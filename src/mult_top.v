==> flow/design.v <==
`timescale 1ns / 1ps
module AHHRE_10bit(
    input [15:0] x,
    input [15:0] y,
    output [31:0] p
    );
    wire [16:0] pp_rad4_0;
    wire [16:0] pp_rad4_1;
    wire [16:0] pp_rad4_2;
    wire [3:0] sign_factor;
    rad4_gen rad4_gen1( 
        .x1(x[15:10]), .y(y),
        .pp_rad4_0(pp_rad4_0),
        .pp_rad4_1(pp_rad4_1),
        .pp_rad4_2(pp_rad4_2),
        .sign_factor(sign_factor[3:1]));
    wire [24:0] PP_o;
    app_rad1024 rad1024_gen_v1( 
      .x0(x[9:0]),.y(y),
      .PP_o(PP_o),
      .sign_factor(sign_factor[0]));
    pp_tree_ahhre wallace_tree(
        .pp_rad4_0(pp_rad4_0),
        .pp_rad4_1(pp_rad4_1),
        .pp_rad4_2(pp_rad4_2),
        .pp_rad1024(PP_o),
        .sign_factor(sign_factor),
        .p(p));
endmodule
module code(one,two,sign,y2,y1,y0);  
	input y2,y1,y0;                     
	output one,two,sign;                
	wire [1:0]k;                        
	xor x1(one,y0,y1);                  
	xor x2(k[1],y2,y1);                 
	not n1(k[0],one);                   
	and a1(two,k[0],k[1]);              
	assign sign=y2;                     
endmodule        
module rad4_gen( x1,y,pp_rad4_0,pp_rad4_1,pp_rad4_2,sign_factor);
    input [15:0] y;
    input [5:0] x1;
    output [16:0] pp_rad4_0;
    output [16:0] pp_rad4_1;
    output [16:0] pp_rad4_2;
    output [2:0] sign_factor;
    wire [2:0] one,two,sign;
    code code0(one[0],two[0],sign[0],x1[1],x1[0], 1'b0);
    genvar j;
    generate
        for ( j = 1; j < 3; j = j+1 )
            begin : pp_code
            code code_gen(one[j],two[j],sign[j],x1[2*j+1],x1[2*j], x1[2*j-1]);
            end
    endgenerate
    wire [16:0] tmp1_pp; 
    assign tmp1_pp = {y[15],y};  
    wire [17:0] out1;
    assign out1[0] = sign[0];
    genvar i;
    generate
        for ( i = 0; i < 17; i = i+1 )
            begin : pp_rad4_first 
            product pp_pr(tmp1_pp[i],out1[i],one[0],two[0],sign[0],pp_rad4_0[i],out1[i+1]);
            end
    endgenerate
    wire[17:0] out2;
    assign out2[0] = sign[1];
    genvar i2;
    generate
        for ( i2 = 0; i2 < 17; i2 = i2+1 )
            begin : pp_second 
            product pp_pr(tmp1_pp[i2],out2[i2],one[1],two[1],sign[1],pp_rad4_1[i2],out2[i2+1]);
            end
    endgenerate
    wire [17:0] out3;
    assign out3[0] = sign[2];
    genvar i3;
    generate
        for ( i3 = 0; i3 < 17; i3 = i3+1 )
            begin : pp_third 
            product pp_pr(tmp1_pp[i3],out3[i3],one[2],two[2],sign[2],pp_rad4_2[i3],out3[i3+1]);
            end
    endgenerate
    genvar i_sign;
    generate
        for ( i_sign = 0; i_sign < 3; i_sign = i_sign+1 )
            begin : sgn_fac
            sgn_gen sgn_genXX(one[i_sign],two[i_sign],sign[i_sign],sign_factor[i_sign]);
            end
    endgenerate
endmodule
module product(x1,x0,one,two,sign,p,i);
	input x1,x0,sign,one,two;
	output p,i;
	wire [1:0] k;
	xor xo1(i,x1,sign);
	and a1(k[1],i,one);
	and a0(k[0],x0,two);
	or o1(p,k[1],k[0]);
endmodule
module sgn_gen(one,two,sign,sign_factor);
	input sign,one,two;
	output sign_factor;
	wire k;
	or o1(k,one,two);
	and a1(sign_factor,sign,k);
endmodule
module app_rad1024(
    input [9:0] x0,
    input [15:0] y,
    output [24:0] PP_o,
    output sign_factor
);
    wire sign;
    wire [3:0] enc_vec;
    assign sign = x0[9]| x0[4] | x0[3] | x0[2] | x0[1] | x0[0];
    assign enc_vec[3] = ((~x0[8] & ~x0[7] & ~x0[6]) | (x0[8] & x0[7] & x0[6])) & (x0[6] ^ x0[5]);
    assign enc_vec[2] = (~x0[9] & ~x0[8] & ( (~ x0[7] & x0[6] & x0[5]) | (x0[7] & ~x0[6]))) | (x0[9] & x0[8] & ( ( x0[7] & ~x0[6] & ~x0[5]) | (~x0[7] & x0[6])));
    assign enc_vec[1] = (~x0[8] & x0[7] & (x0[9] | x0[6])) | (x0[8] & ~x0[7] & (~x0[9] | ~x0[6]));
    assign enc_vec[0] = (~x0[9] & x0[8] & x0[7]) | (x0[9] & ~x0[8] & ~x0[7]); 
    wire [27:0] gen_tmp;
    assign gen_tmp = {{3{y[15]}},y,9'b0};
    genvar i;
    generate
        for ( i = 0; i < 25; i = i+1 )
            begin : pp1024_gen_loop 
            rad1024_unit pp_pr(sign,enc_vec,gen_tmp[i+3:i],PP_o[i]);
            end
    endgenerate
    assign sign_factor = sign & ( (enc_vec[0] | enc_vec[1]) | (enc_vec[2] | enc_vec[3]));
endmodule
module rad1024_unit(
    input sign,
    input [3:0] enc_vec,
    input [3:0] a_vec,
    output pp_i);
    wire [3:0] a_sign;
    assign a_sign[3] = sign ^ a_vec[3];
    assign a_sign[2] = sign ^ a_vec[2];
    assign a_sign[1] = sign ^ a_vec[1];
    assign a_sign[0] = sign ^ a_vec[0];
    wire [3:0] a_enc;
    assign a_enc = a_sign & enc_vec;
    assign pp_i = (a_enc[3] | a_enc[2] | a_enc[1] | a_enc[0]);  
endmodule
module pp_tree_ahhre(
    input [16:0] pp_rad4_0,
    input [16:0] pp_rad4_1,
    input [16:0] pp_rad4_2,
    input [24:0] pp_rad1024,
    input [3:0] sign_factor,
    output [31:0] p);
    wire [3:0] E_MSB;
    assign E_MSB[0] = ~pp_rad1024[24];
    assign E_MSB[1] = ~pp_rad4_0[16];
    assign E_MSB[2] = ~pp_rad4_1[16];
    assign E_MSB[3] = ~pp_rad4_2[16];
    wire [15:0] sum00_FA;
    wire [15:0] carry00_FA;
    wire [15:0] tmp001_FA;
    wire [15:0] tmp002_FA;
    wire [15:0] tmp003_FA;
    assign tmp001_FA = {1'b1,E_MSB[0],pp_rad1024[24:12],pp_rad1024[10]};
    assign tmp002_FA = {pp_rad4_0[16:2],pp_rad4_0[0]};
    assign tmp003_FA = {pp_rad4_1[14:0],sign_factor[1]};
    genvar i001;
    generate
        for (i001 = 0; i001 < 16; i001 = i001 + 1)
            begin : pp_fad00
            FAd pp_fad(tmp001_FA[i001],tmp002_FA[i001], tmp003_FA[i001], carry00_FA[i001],sum00_FA[i001]);
            end
    endgenerate
    wire [2:0] sum00_HA;
    wire [2:0] carry00_HA;
    wire [2:0] tmp001_HA;
    wire [2:0] tmp002_HA;
    assign tmp001_HA = {1'b1,E_MSB[1],pp_rad1024[11]};
    assign tmp002_HA = {pp_rad4_1[16:15],pp_rad4_0[1]};
	genvar i002;
	generate
		for (i002 = 0; i002 < 3; i002 = i002 + 1)
			begin : pp_had01
			HAd pp_had(tmp001_HA[i002],tmp002_HA[i002],carry00_HA[i002],sum00_HA[i002]);
			end
	endgenerate
	wire [1:0] sum01_HA;
        wire [1:0] carry01_HA;
	wire [1:0] tmp011_HA;
	wire [1:0] tmp012_HA;
	assign tmp011_HA = {pp_rad4_2[11],pp_rad4_2[0]};
	assign tmp012_HA = {1'b1,sign_factor[3]};
	genvar i010;
	generate
		for (i010 = 0; i010 < 2; i010 = i010 + 1)
			begin : pp_had02
			HAd pp_had(tmp011_HA[i010],tmp012_HA[i010],carry01_HA[i010],sum01_HA[i010]);
			end
	endgenerate
	wire [16:0] sum10_FA;
	wire [16:0] carry10_FA;
	wire[16:0] tmp100;
	wire[16:0] tmp101;
	wire[16:0] tmp102;
	assign tmp100 = {E_MSB[2],sum00_HA[2:1],sum00_FA[15:3],sum00_FA[1]};
	assign tmp101 = {carry00_HA[2:1],carry00_FA[15:2],carry00_HA[0]};
	assign tmp102 = {pp_rad4_2[15:12],sum01_HA[1],pp_rad4_2[10:1],sum01_HA[0],sign_factor[2]};
	genvar i11;
	generate
		for(i11 = 0; i11 < 17; i11 = i11 +1 )
			begin : pp_fad10
			FAd pp_fad(tmp100[i11],tmp101[i11],tmp102[i11],carry10_FA[i11],sum10_FA[i11]);
			end
	endgenerate
	wire [1:0] sum10_HA;
	wire [1:0] carry10_HA;
	wire [1:0] tmp100_HA;
	wire [1:0] tmp101_HA;
	assign tmp100_HA = {1'b1,sum00_FA[2]};
	assign tmp101_HA = {pp_rad4_2[16],carry00_FA[1]};
	genvar i12;
	generate
		for (i12 = 0; i12 < 2; i12 = i12 + 1)
			begin : pp_had11
			HAd pp_had(tmp100_HA[i12],tmp101_HA[i12],carry10_HA[i12],sum10_HA[i12]);
			end
	endgenerate
	wire [1:0] sum20_FA;
	wire [1:0] carry20_FA;
	wire [14:0] sum20_HA;
	wire [14:0] carry20_HA; 
	wire[14:0] tmp200_HA;
	wire[14:0] tmp201_HA;
	assign tmp200_HA = {E_MSB[3],sum10_HA[1],sum10_FA[16:14],sum10_FA[12:3]};
	assign tmp201_HA = {carry10_HA[1],carry10_FA[16:13],carry10_FA[11:2]};
	genvar i20;
	generate
		for(i20 = 0; i20 < 15; i20 = i20 +1 )
			begin : pp_had20 
			HAd pp_had(tmp200_HA[i20],tmp201_HA[i20],carry20_HA[i20],sum20_HA[i20]);
			end
	endgenerate
	wire[1:0] tmp200_FA;
	wire[1:0] tmp201_FA;
	wire[1:0] tmp202_FA;
	assign tmp200_FA = {sum10_FA[13],sum10_FA[2]};
	assign tmp201_FA = {carry10_FA[12],carry10_FA[1]};
	assign tmp202_FA = carry01_HA;
	genvar i21;
	generate
		for(i21 = 0; i21 < 2; i21 = i21 +1 )
			begin : pp_fad20
			FAd pp_fad(tmp200_FA[i21],tmp201_FA[i21],tmp202_FA[i21],carry20_FA[i21],sum20_FA[i21]);
			end
	endgenerate
	wire [31:0] tmp_ADD1;
	wire [31:0] tmp_ADD2;
	assign tmp_ADD1 = {sum20_HA[14:10],sum20_FA[1],sum20_HA[9:0],sum20_FA[0],sum10_FA[1],sum10_HA[0],sum10_FA[0],sum00_HA[0],sum00_FA[0],pp_rad1024[9:0]};
	assign tmp_ADD2 = {carry20_HA[13:10],carry20_FA[1],carry20_HA[9:0],carry20_FA[0],1'b0,carry10_HA[0],carry10_FA[0],1'b0,carry00_FA[0],10'b0,sign_factor[0]};
	assign p = tmp_ADD1 + tmp_ADD2;
endmodule
module HAd(a,b,c,s);
	input a,b;
	output c,s;
	xor x1(s,a,b);
	and a1(c,a,b);
endmodule
module FAd(a,b,c,cy,sm);
	input a,b,c;
	output cy,sm;
	wire x,y,z;
	xor x1(x,a,b);
	xor x2(sm,x,c);
	and a1(y,a,b);
	and a2(z,x,c);
	or o1(cy,y,z);
endmodule
`timescale 1ns / 10ps
module mult_top(
    input clk,
    input  [15:0] x,
    input  [15:0] y,
    output reg [31:0] p_out
    );
    wire [31:0] P_vec;
    reg [15:0] X_vec;
    reg [15:0] Y_vec;
    AHHRE_10bit mult(X_vec,Y_vec,P_vec); 
    always @(posedge clk) 
    begin
        p_out = P_vec;
        X_vec = x;
        Y_vec = y;
    end
endmodule 
* Reports on mult_top
Tool output for the design above, in the order of the flow.
Line numbers count from 1 in the design file above.
Operators: Yosys type, input widths -> output width; for muxes data width and select width s.
Cell names lack the library's common part.
The mark n/a stands for no value.
- Design top :: mult_top
- Clock :: clk
- Library :: sky130hd
- Library corner :: tt_025C_1v80

* Word-level counts
Yosys after proc, flatten, opt, wreduce and memory -nomap, before mapping. Enables and synchronous resets that opt folds into registers are not counted as muxes. Memory bits, and registers merged into a memory's read port (data or address), are not among the register bits. Print and check cells are not counted. Equal cells are merged and count once.
- Add/subtract/negate cells :: 1
- Bitwise gates (word level) :: 568
** Operators by type and width (count)
- $and 1x1->1 :: 213
- $or 1x1->1 :: 164
- $xor 1x1->1 :: 158
- $and 4x4->4 :: 20
- $add 32x32->32 :: 1
- $not 1->1 :: 13
- Flip-flop bits (word level) :: 64
- Input bits :: 33
- Word-level cells :: 572

* Depth
Depth = most cells in a row (Yosys ltp): at word level without a register or memory, in the mapped netlist without a sequential cell, where the memories' decode and read muxes count.
- Word-level depth :: 20
- ABC_AREA :: 0
- Gate-level depth with buffers :: 21
- Depth with buffers taken out :: 19

* Mapped cells and area
Source: synth_stat.txt of the flow (Yosys; design flattened, memories mapped). It holds for the ABC_AREA given above (unset counts as 0); a run with the other value may have another netlist.
The area totals of this step are shown rounded.
- Cell count :: 701
- Mapped area :: 0.005779 mm^2
- Area of sequential cells :: 0.001201 mm^2
- Mapped flip-flops :: 60
- Buffer cells :: 60
** Cell types
- dfxtp_1 :: count 60, total area 1.2E+03 um^2
- fa_1 :: count 33, total area 660.634 um^2
- ha_1 :: count 39, total area 487.968 um^2
- xnor2_1 :: count 41, total area 359.094 um^2
- nor2_1 :: count 67, total area 251.491 um^2
- a21oi_1 :: count 48, total area 240.23 um^2
- xor2_1 :: count 23, total area 201.443 um^2
- inv_1 :: count 46, total area 172.666 um^2
- a211oi_1 :: count 21, total area 157.651 um^2
- mux2i_1 :: count 15, total area 150.144 um^2
- nand2_1 :: count 40, total area 150.144 um^2
- clkbuf_1 :: count 39, total area 146.39 um^2
- a21o_1 :: count 16, total area 120.115 um^2
- o21ai_0 :: count 23, total area 115.11 um^2
- a221oi_1 :: count 12, total area 105.101 um^2
- a22oi_1 :: count 12, total area 90.086 um^2
- o22ai_1 :: count 13, total area 81.328 um^2
- a221o_1 :: count 7, total area 70.067 um^2
Other cell types: 54; their cells: 146.
By module: a second synthesis without flattening, with its own total; a netlist apart from the flattened one above.
- Cell total of the unflattened synthesis :: 705
- Area (unflattened synthesis) :: 0.006274 mm^2
Rows give one instance, submodules left out.
** Modules
- rad1024_unit :: times used 25, cells 10, area 0.0000588 mm^2
- pp_tree_ahhre :: times used 1, cells 188, area 0.00139 mm^2
- mult_top :: times used 1, cells 64, area 0.001281 mm^2
- (no name shown) :: times used 51, cells 2, area 0.0000175 mm^2
- FAd :: times used 35, cells 1, area 0.00002 mm^2
- HAd :: times used 22, cells 1, area 0.0000125 mm^2
- app_rad1024 :: times used 1, cells 25, area 0.0001389 mm^2
- code :: times used 3, cells 5, area 0.0000325 mm^2
- sgn_gen :: times used 3, cells 1, area 0.0000075 mm^2
- rad4_gen :: times used 1, cells 1, area 0.0000038 mm^2
- AHHRE_10bit :: times used 1, cells 0, area 0 mm^2

* Timing after synthesis
Source: OpenSTA report_checks on the synthesized netlist (no wires, ideal clock, input and output delay 20% of the period each), path of least setup slack; recovery checks are left aside. Register names are those of the netlist, which keeps one name where synthesis merged equal registers.
- Path kind :: reg2reg
- Start :: register X_vec[9]
- End :: register p_out[28]
- Clock period :: 6.9 ns
- Launch time at the first pin :: 0.000 ns
- Data arrival time :: 4.743 ns
- Data required time :: 6.778 ns
- Slack :: 2.035 ns
- Delay of the path :: 4.865 ns
- Stages :: 19
- Synthesis period reached :: 4.865 ns
"delay of the path" = arrival - input delay + setup time.
"stages" counts driving pins, that of a launching flip-flop among them; a cell with two outputs on the path counts twice.
"synthesis period reached" is the clock period less the worst setup slack; recovery checks do not enter. This is arithmetic on one report: input and output delays are still those of the set period (20% each).
The rows between start and end are the longest chain of elaborated cells between them; the timing report does not say that the signal goes this way. Where chains are equally long, one stands for them.
Each line given opens the expression or statement behind the cell; cells for indexed reads and writes are added by Yosys, which also makes memories of some case tables.
- Path through :: dfxtp_1 > or4_1 > buf_2 > nor2_4 > xnor2_1 > a221oi_1 > fa_1 > inv_1 > fa_1 > ha_1 > ha_1 > a21o_1 > a21oi_1 > o21bai_1 > a21o_1 > a21o_1 > a21o_1 > or2_1 > o311a_1
- Length of the longest elaborated chain :: 20
- Elaborated cells on any way between the ends :: 304
** RTL lines, path after synthesis
- from (decl) :: RTL line 286 : reg [15:0] X_vec;
- from (assign) :: RTL line 292 : X_vec = x;
- $or 1x1->1 x5 :: RTL line 117 : assign sign = x0[9]| x0[4] | x0[3] | x0[2] | x0[1] | x0[0];
- $xor 1x1->1 :: RTL line 139 : assign a_sign[3] = sign ^ a_vec[3];
- $and 4x4->4 :: RTL line 144 : assign a_enc = a_sign & enc_vec;
- $or 1x1->1 x3 :: RTL line 145 : assign pp_i = (a_enc[3] | a_enc[2] | a_enc[1] | a_enc[0]);
- $xor 1x1->1 :: RTL line 272 : xor x1(x,a,b);
- $and 1x1->1 :: RTL line 275 : and a2(z,x,c);
- $or 1x1->1 :: RTL line 276 : or o1(cy,y,z);
- $xor 1x1->1 :: RTL line 272
- $and 1x1->1 :: RTL line 275
- $or 1x1->1 :: RTL line 276
- $xor 1x1->1 :: RTL line 272
- $and 1x1->1 :: RTL line 275
- $or 1x1->1 :: RTL line 276
- $add 32x32->32 :: RTL line 260 : assign p = tmp_ADD1 + tmp_ADD2;
- to (assign) :: RTL line 291 : p_out = P_vec;
- to (decl) :: RTL line 283 : output reg [31:0] p_out

* Worst path after layout
Path of least setup slack in the final report of entry A (OpenROAD, finished layout, wires in). Where an end is a register, its clock arrival counts in the times.
- Path kind :: reg2reg
- Start :: register X_vec[9]
- End :: register p_out[28]
- Clock period :: 8.83 ns
- Launch time at the first pin :: 0.34 ns
- Data arrival time :: 5.77 ns
- Data required time :: 9.05 ns
- Slack :: 3.29 ns
- Stages :: 19
The rows between start and end are the longest chain of elaborated cells between them; the timing report does not say that the signal goes this way. Where chains are equally long, one stands for them.
- Path through :: dfxtp_1 > nor4_2 > nand2_2 > xnor2_1 > o22ai_1 > a221oi_1 > fa_1 > inv_1 > fa_1 > ha_1 > ha_1 > a21o_1 > a21oi_1 > o21bai_1 > a21o_1 > a21o_1 > a21o_1 > or2_1 > o311a_1
- Length of the longest elaborated chain :: 20
- Elaborated cells on any way between the ends :: 304
** RTL lines, path post-layout
- from (decl) :: RTL line 286 : reg [15:0] X_vec;
- from (assign) :: RTL line 292 : X_vec = x;
- $or 1x1->1 x5 :: RTL line 117 : assign sign = x0[9]| x0[4] | x0[3] | x0[2] | x0[1] | x0[0];
- $xor 1x1->1 :: RTL line 139 : assign a_sign[3] = sign ^ a_vec[3];
- $and 4x4->4 :: RTL line 144 : assign a_enc = a_sign & enc_vec;
- $or 1x1->1 x3 :: RTL line 145 : assign pp_i = (a_enc[3] | a_enc[2] | a_enc[1] | a_enc[0]);
- $xor 1x1->1 :: RTL line 272 : xor x1(x,a,b);
- $and 1x1->1 :: RTL line 275 : and a2(z,x,c);
- $or 1x1->1 :: RTL line 276 : or o1(cy,y,z);
- $xor 1x1->1 :: RTL line 272
- $and 1x1->1 :: RTL line 275
- $or 1x1->1 :: RTL line 276
- $xor 1x1->1 :: RTL line 272
- $and 1x1->1 :: RTL line 275
- $or 1x1->1 :: RTL line 276
- $add 32x32->32 :: RTL line 260 : assign p = tmp_ADD1 + tmp_ADD2;
- to (assign) :: RTL line 291 : p_out = P_vec;
- to (decl) :: RTL line 283 : output reg [31:0] p_out

Appendix: measured runs

Stored flow runs of mult_top (2 of them; Yosys, OpenROAD, sky130hd). They differ in their settings and are not a sequence. Constraints: input delay and output delay 20% of the set period each, output load 0.01 pF.
"reached clock period" = clock period - worst setup slack. The figure is calculated, with input and output delays left at 20% of the set period.
"allowed time less slack (worst setup path)": the worst setup path's part of the clock period (all of it between registers, 20% less for each end at a port) less its slack. A launch clock that arrives late makes it longer, a capture clock that arrives late makes it shorter.
"total power of the final layout": no workload was simulated; the value follows from the tool's default switching activity.
The measured numbers are rounded.

** Entry A
- Settings :: period_ns=8.83; CAP_MARGIN=20; CORE_MARGIN=2; CORE_UTILIZATION=40; SLEW_MARGIN=20
- Worst hold slack after layout :: 0.849 ns
- Utilization after routing :: 48.3%
- Area of the standard cells in the finished layout :: 0.006755 mm^2
- Allowed time less slack (worst setup path) :: 5.54 ns
- Critical path kind :: reg2reg
- Yosys chip area after synthesis :: 0.005779 mm^2
- Final setup TNS :: 0.000 ns
- Total power of the final layout :: 1,922 uW
- Setup slack of the worst path :: 3.287 ns
- Overall die area :: 0.01543 mm^2
- Reached clock period :: 5.543 ns

** Entry B
- Settings :: period_ns=4.31; CORE_UTILIZATION=55; SETUP_SLACK_MARGIN=1.0; PLACE_DENSITY=0.39; CORE_MARGIN=10; CELL_PAD_IN_SITES_GLOBAL_PLACEMENT=0; GPL_TIMING_DRIVEN=1; GPL_ROUTABILITY_DRIVEN=1; CTS_CLUSTER_SIZE=77; CTS_CLUSTER_DIAMETER=92; CAP_MARGIN=20; SLEW_MARGIN=20
- Worst hold slack after layout :: 0.923 ns
- Utilization after routing :: 83.9%
- Area of the standard cells in the finished layout :: 0.008622 mm^2
- Allowed time less slack (worst setup path) :: 4.73 ns
- Critical path kind :: reg2reg
- Yosys chip area after synthesis :: 0.005779 mm^2
- Final setup TNS :: -4.549 ns
- Total power of the final layout :: 5,060 uW
- Setup slack of the worst path :: -0.420 ns
- Overall die area :: 0.01501 mm^2
- Reached clock period :: 4.730 ns
